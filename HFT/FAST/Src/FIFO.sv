==> flow/design.v <==
module FIFO #(
    parameter FIFO_size = 16,
    parameter width = 72
)(
    input  logic clk,
    input  logic clear,
    input  logic read,
    input  logic write,
    input  logic [width-1:0] d_in,
    output logic [width-1:0] d_out,
    output logic full,
    output logic empty
);
    reg [width-1:0] memory [0:FIFO_size-1];
    reg [$clog2(FIFO_size)-1:0] read_ptr, write_ptr;
    reg [$clog2(FIFO_size):0] valid;  
    always_ff @(negedge clk or posedge clear) begin
        if (clear) begin
            read_ptr  <= 0;
            write_ptr <= 0;
            valid     <= 0;
        end else begin
            if (write && valid < FIFO_size) begin
                memory[write_ptr] <= d_in;
                write_ptr <= (write_ptr == FIFO_size-1) ? 0 : write_ptr + 1;
            end
            if (read && valid > 0) begin
                d_out <= memory[read_ptr];
                read_ptr <= (read_ptr == FIFO_size-1) ? 0 : read_ptr + 1;
            end
            case ({write && valid<FIFO_size, read && valid>0})
                2'b10: valid <= valid + 1;   
                2'b01: valid <= valid - 1;   
                2'b11: valid <= valid;       
            endcase
        end
    end
    assign full  = (valid == FIFO_size);
    assign empty = (valid == 0);
endmodule
# From RTL to reports: FIFO
# The steps from the RTL of FIFO to its reports follow in flow order.
# Line numbers count from 1 in the design file above.
# Cell names lack the library's common part.
# The mark - stands for no value.
# setup
top,FIFO
clock_port,clk
library,sky130hd
lib_corner,tt_025C_1v80

# Word-level counts
# Source: Yosys, flattened and elaborated. Widths are those after wreduce. Registers that Yosys merges into a memory's read port (data or address) are not register bits. Print and check cells do not count. Equal cells are merged and count once.
# bits
regBits,1237
input_bits,76
output_inout_bits,74
wordCells,87
# op_classes
n_addsub,4
n_cmp,2
eq_ne,33
muxes,4
logic,1
n_reduce_logical,23
# ops
operator,count
72-bit parallel mux with 16-bit select,1
4-bit equality test with constant B,16
3-bit AND reduction,16
4-bit by 3-bit equality test with 1-bit output with constant B,8
4-bit by 2-bit equality test with 1-bit output with constant B,4
5-bit parallel mux with 2-bit select,1
4-bit by 1-bit adder with 4-bit output with constant B,2
4-bit by 1-bit equality test with 1-bit output with constant B,2
4-bit logical NOT,2
4-bit two-way mux,2
5-bit by 1-bit adder with 5-bit output with constant B,1
5-bit by 1-bit subtractor with 5-bit output with constant B,1
5-bit by 1-bit > comparator with 1-bit output with constant B,1
5-bit < comparator with constant B,1
5-bit equality test with constant B,1
5-bit logical NOT,1
1-bit logical AND,2
2-bit by 1-bit equality test with 1-bit output with constant B,1
2-bit equality test with constant B,1
2-bit AND reduction,1
2-bit nonzero test,1
1-bit inverter,1

# Depth
# Depth = most cells in a row (Yosys ltp): at word level without a register or memory, in the mapped netlist without a sequential cell, where the memories' decode and read muxes count.
# depth
ltp_word,4
ABC_AREA,0
depth_mapped,11
depth_no_buf,9

# After synthesis
# Yosys stat after the flow's synthesis: flattened, memories mapped to cells. It holds for the ABC_AREA given above (unset counts as 0); a run with the other value may have another netlist.
# synth_totals
cell_count,2456
mapped_area_um2,45886.5
sequential_area_um2,37080.6
ffs,1237
# by_type
type,count
edfxtp_1,1224
mux2i_1,113
a22oi_1,136
a221oi_1,112
a222oi_1,57
o211ai_1,60
o22ai_1,72
a22o_1,51
clkbuf_1,114
a2111o_1,32
dfrtn_1,13
a32oi_1,31
o2bb2ai_1,29
o21ai_0,50
buf_2,45
a21oi_1,44
and2_1,33
nand3_1,35
# Not listed: further types 36, cells in them 205.

# Settings and measured results of 2 stored flow runs for module FIFO (sky130hd), not sorted in any way. The constraints put input and output delay at 20% of the set period each and load the outputs with 0.01 pF.
# By "final_power_mw" is meant OpenSTA's value without simulated activity: inputs other than the clock are taken to toggle once in ten clock periods, and the tool carries that through the logic.
# Among the settings, . means not set for that run.
run,period_ns,CAP_MARGIN,CORE_MARGIN,CORE_UTILIZATION,SLEW_MARGIN,SETUP_SLACK_MARGIN,PLACE_DENSITY,CELL_PAD_IN_SITES_DETAIL_PLACEMENT,TNS_END_PERCENT,GPL_TIMING_DRIVEN,GPL_ROUTABILITY_DRIVEN,MAX_ROUTING_LAYER,setup_worst_slack_ps,final_power_mw,fin_tns_ps,total_die_area_um2,yosys_chip_area_um2,final_stdcell_area_um2
run A,19.7,20,2,40,20,.,.,.,.,.,.,.,2914,8.624,0,117440.0,45886.5,58283.4
run B,21.9,25,2,16,20,0.74,0.51,0,90,0,0,met5,3836,7.875,0,291093.0,45886.5,62406.1
